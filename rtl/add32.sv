==> flow/design.v <==
`timescale 1ns / 1ps
package config_pkg;
endpackage
`timescale 1ns / 1ps
module add32
  (input [0:0] clk_i
  ,input [0:0] reset_i
  ,input [0:0] valid_i
  ,input [31:0] operand_a_i
  ,input [31:0] operand_b_i
  ,output [0:0] ready_o
  ,input [0:0] ready_i
  ,output [31:0] sum_o
  ,output [0:0] valid_o);
  logic [32:0] sum_l;
  always_comb begin
    sum_l = operand_a_i + operand_b_i;
  end
  wire [0:0] __unused__ = sum_l[32];
  logic [31:0] sum_q;
  always_ff @(posedge clk_i) begin
    if (reset_i) begin
      sum_q <= '0;
    end else if (valid_i & ready_o) begin
      sum_q <= sum_l[31:0];
    end
  end
  logic [0:0] valid_q;
  always_ff @(posedge clk_i) begin
    if (reset_i) begin
      valid_q <= '0;
    end else if (ready_o) begin
      valid_q <= (valid_i & ready_o);
    end
  end
  assign sum_o = sum_q;
  assign ready_o = ~valid_o | ready_i;
  assign valid_o = valid_q;
endmodule 
* From RTL to reports: add32
Tool output for the design above, in the order of the flow.
Lines are those of the file above, counted from 1.
Operators: Yosys type, input widths -> output width; for muxes data width and select width s.
Library cell names are shortened.
A cell with - has no value.
- Top module :: add32
- Clock input :: clk_i
- Cell library :: sky130hd
- Timing corner :: tt_025C_1v80

* After elaboration
Source: Yosys, flattened and elaborated, memories not mapped. Widths are those after wreduce; folded enables and synchronous resets count as part of the registers. Registers that Yosys merges into a memory's read port (data or address) are not register bits. Print and check cells do not count. Equal cells are merged and count once.
- Bits in registers :: 33
- Input bits :: 68
- Output and inout port bits :: 34
- Cells after elaboration :: 6
- Add/sub/neg operators :: 1
- Bitwise gates (word level) :: 3
** Operators with widths (number)
- $add 32x32->32 :: 1
- $and 1x1->1 :: 1
- $or 1x1->1 :: 1
- $not 1->1 :: 1

* Longest topological paths
Yosys ltp: most cells in a row. Word level: on the elaborated netlist, between registers, memories and ports. Mapped: between sequential cells and ports; inverters and the memories' decode and read muxes count.
- Word-level depth :: 3
- ABC_AREA :: 0
- Mapped depth :: 8
- Gate-level depth less buffers :: 8

* Synthesis result
Source: synth_stat.txt of the flow (Yosys; design flattened, memories mapped). It holds for the ABC_AREA given above (unset counts as 0); a run with the other value may have another netlist.
** Cell types
- dfxtp_1 :: number 33, area in all 660.634 um^2
- ha_1 :: number 31, area in all 387.872 um^2
- a21oi_1 :: number 51, area in all 255.245 um^2
- nand2_1 :: number 51, area in all 191.434 um^2
- o21ai_0 :: number 29, area in all 145.139 um^2
- o211ai_1 :: number 11, area in all 82.579 um^2
- nand3_1 :: number 16, area in all 80.077 um^2
- xnor2_1 :: number 9, area in all 78.826 um^2
- nor2_1 :: number 19, area in all 71.318 um^2
- nand4_1 :: number 10, area in all 62.56 um^2
- o21a_1 :: number 8, area in all 60.058 um^2
- clkbuf_1 :: number 15, area in all 56.304 um^2
- or3_1 :: number 8, area in all 50.048 um^2
- a211oi_1 :: number 6, area in all 45.043 um^2
- a21o_1 :: number 6, area in all 45.043 um^2
- nor3_1 :: number 9, area in all 45.043 um^2
- a221o_1 :: number 4, area in all 40.038 um^2
- o211a_1 :: number 4, area in all 40.038 um^2
Not listed: further types 37, cells in them 77.
- Cells in the netlist :: 397
- Chip area (Yosys) :: 2990.4 um^2
- Flip-flop cells :: 33

* Path before layout
Source: OpenSTA report_checks on the synthesized netlist (no wires, ideal clock, input and output delay 20% of the period each), path of least setup slack; recovery checks are left aside. Register names are those of the netlist, which keeps one name where synthesis merged equal registers.
- Path kind :: in2reg
- Start point :: input operand_a_i[0]
- End point :: register sum_q[22]
- Period :: 3.15 ns
- Setup time :: 0.062 ns
- Time at the first pin :: 0.630 ns
- Arrival time :: 2.657 ns
- Required time :: 3.088 ns
- Slack :: 0.431 ns
- Delay of the path :: 2.089 ns
- Driving pins on the path :: 8
- Path buffers :: 0
- Synthesis period reached :: 2.719 ns
"delay of the path" = arrival - input delay + setup time.
"driving pins on the path": output pins that drive a net of the path, with the launching flip-flop's if there is one; two outputs of one cell count as two.
"synthesis period reached" = period - worst setup slack (recovery checks aside). The figure is calculated, with input and output delays left at 20% of the set period.
Between the ends stands the longest chain of elaborated cells between them, by number of cells; it is not shown to be the way that was timed. Of several equally long chains one is given.
Each line given opens the expression or statement behind the cell; cells for indexed reads and writes are added by Yosys, which also makes memories of some case tables.
- Cell sequence :: ha_1 fa_1 a21o_1 a311oi_2 o211a_1 a31oi_1 or4_1 nand3_1
- Length of the longest elaborated chain :: 1
- Elaborated cells between the ends (all ways) :: 1
- Source lines of those cells :: 1
- Those cells by class :: add/sub: 1
** RTL lines, path post-synthesis
- start, declared :: RTL line 9 : ,input [31:0] operand_a_i
- $add 32x32->32 :: RTL line 17 : sum_l = operand_a_i + operand_b_i;
- end, assigned :: RTL line 23 : sum_q <= '0;
- end, assigned :: RTL line 25 : sum_q <= sum_l[31:0];
- end, declared :: RTL line 20 : logic [31:0] sum_q;

* Timing after layout
Path of least setup slack in the final report of run 1 (OpenROAD, finished layout, wires in). Where an end is a register, its clock arrival counts in the times.
- Path kind :: in2reg
- Start point :: input operand_a_i[0]
- End point :: register sum_q[22]
- Period :: 3.93 ns
- Setup time :: 0.05 ns
- Time at the first pin :: 0.79 ns
- Arrival time :: 3.45 ns
- Required time :: 4.16 ns
- Slack :: 0.71 ns
- Driving pins on the path :: 9
- Path buffers :: 1
Between the ends stands the longest chain of elaborated cells between them, by number of cells; it is not shown to be the way that was timed. Of several equally long chains one is given.
- Cell sequence :: clkdlybuf4s50_1 ha_1 fa_1 a21o_1 a311oi_2 o211a_1 a31oi_1 or4_1 nand3_1
- Length of the longest elaborated chain :: 1
- Elaborated cells between the ends (all ways) :: 1
- Source lines of those cells :: 1
- Those cells by class :: add/sub: 1
** RTL lines, path after layout
- start, declared :: RTL line 9 : ,input [31:0] operand_a_i
- $add 32x32->32 :: RTL line 17 : sum_l = operand_a_i + operand_b_i;
- end, assigned :: RTL line 23 : sum_q <= '0;
- end, assigned :: RTL line 25 : sum_q <= sum_l[31:0];
- end, declared :: RTL line 20 : logic [31:0] sum_q;

==> results <==
Settings and measured results of 2 stored flow runs for module add32 (sky130hd), not sorted in any way. The constraints put input and output delay at 20% of the set period each and load the outputs with 0.01 pF.
"period reached" means the clock period less the worst setup slack. The figure is calculated, with input and output delays left at 20% of the set period.
"critical setup path time" = time allowed to the worst setup path (clock period - input delay - output delay, where it has them) - its slack; a late launch clock adds to it, a late capture clock takes from it.
By "power consumption" is meant OpenSTA's value without simulated activity: inputs other than the clock are taken to toggle once in ten clock periods, and the tool carries that through the logic.

* Run 1
** Files
==> flow/run.sh <==
#!/bin/bash
# the make line also repeats the synthesis and layout settings of config.mk as NAME=value (left out here)
make -C /OpenROAD-flow-scripts/flow DESIGN_CONFIG=/design/flow/config.mk WORK_HOME=/design/flow/orfs CLKGATE_MAP_FILE= finish
==> flow/config.mk <==
export PLATFORM = sky130hd
export DESIGN_NAME = add32
export DESIGN_NICKNAME = add32
export VERILOG_FILES = /design/flow/design.v
export SDC_FILE = /design/flow/constraint.sdc
export NUM_CORES = 4
export LEC_CHECK = 0
export CAP_MARGIN = 20
export CORE_MARGIN = 2
export CORE_UTILIZATION = 40
export SLEW_MARGIN = 20
==> flow/constraint.sdc <==
create_clock -name core_clock -period 3.93 [get_ports {clk_i}]
set_input_delay 0.7860 -clock core_clock [delete_from_list [all_inputs] [get_ports {clk_i}]]
set_output_delay 0.7860 -clock core_clock [all_outputs]
set_load 0.01 [all_outputs]
** Results
- Chip area in the Yosys report :: 2,990.4 um^2
- Area of the die :: 8,183.9 um^2
- Standard-cell area of the final layout :: 4,214.0 um^2
- Utilization after layout :: 58.1 %
- Worst setup slack after layout :: 0.707 ns
- Final setup TNS :: 0.000 ns
- Worst hold slack :: 0.453 ns
- Power consumption :: 0.001235 W
- Period reached :: 3.223 ns
- Critical setup path time :: 2.44 ns
- Worst setup path type :: in2reg

* Run 2
** Files
==> flow/run.sh <==
#!/bin/bash
# the make line also repeats the synthesis and layout settings of config.mk as NAME=value (left out here)
make -C /OpenROAD-flow-scripts/flow DESIGN_CONFIG=/design/flow/config.mk WORK_HOME=/design/flow/orfs CLKGATE_MAP_FILE= finish
==> flow/config.mk <==
export PLATFORM = sky130hd
export DESIGN_NAME = add32
export DESIGN_NICKNAME = add32
export VERILOG_FILES = /design/flow/design.v
export SDC_FILE = /design/flow/constraint.sdc
export NUM_CORES = 4
export LEC_CHECK = 0
export ABC_AREA = 0
export CAP_MARGIN = 35
export CELL_PAD_IN_SITES_DETAIL_PLACEMENT = 2
export CELL_PAD_IN_SITES_GLOBAL_PLACEMENT = 0
export CORE_MARGIN = 2
export CORE_UTILIZATION = 64
export CTS_CLUSTER_DIAMETER = 137
export GPL_TIMING_DRIVEN = 1
export MAX_ROUTING_LAYER = met4
export MIN_ROUTING_LAYER = met1
export PLACE_DENSITY = 0.72
export SETUP_SLACK_MARGIN = 0.17
export SLEW_MARGIN = 0
export TNS_END_PERCENT = 10
==> flow/constraint.sdc <==
create_clock -name core_clock -period 2.65 [get_ports {clk_i}]
set_input_delay 0.5300 -clock core_clock [delete_from_list [all_inputs] [get_ports {clk_i}]]
set_output_delay 0.5300 -clock core_clock [all_outputs]
set_load 0.01 [all_outputs]
** Results
Incomplete, placement halted on GPL-0301.
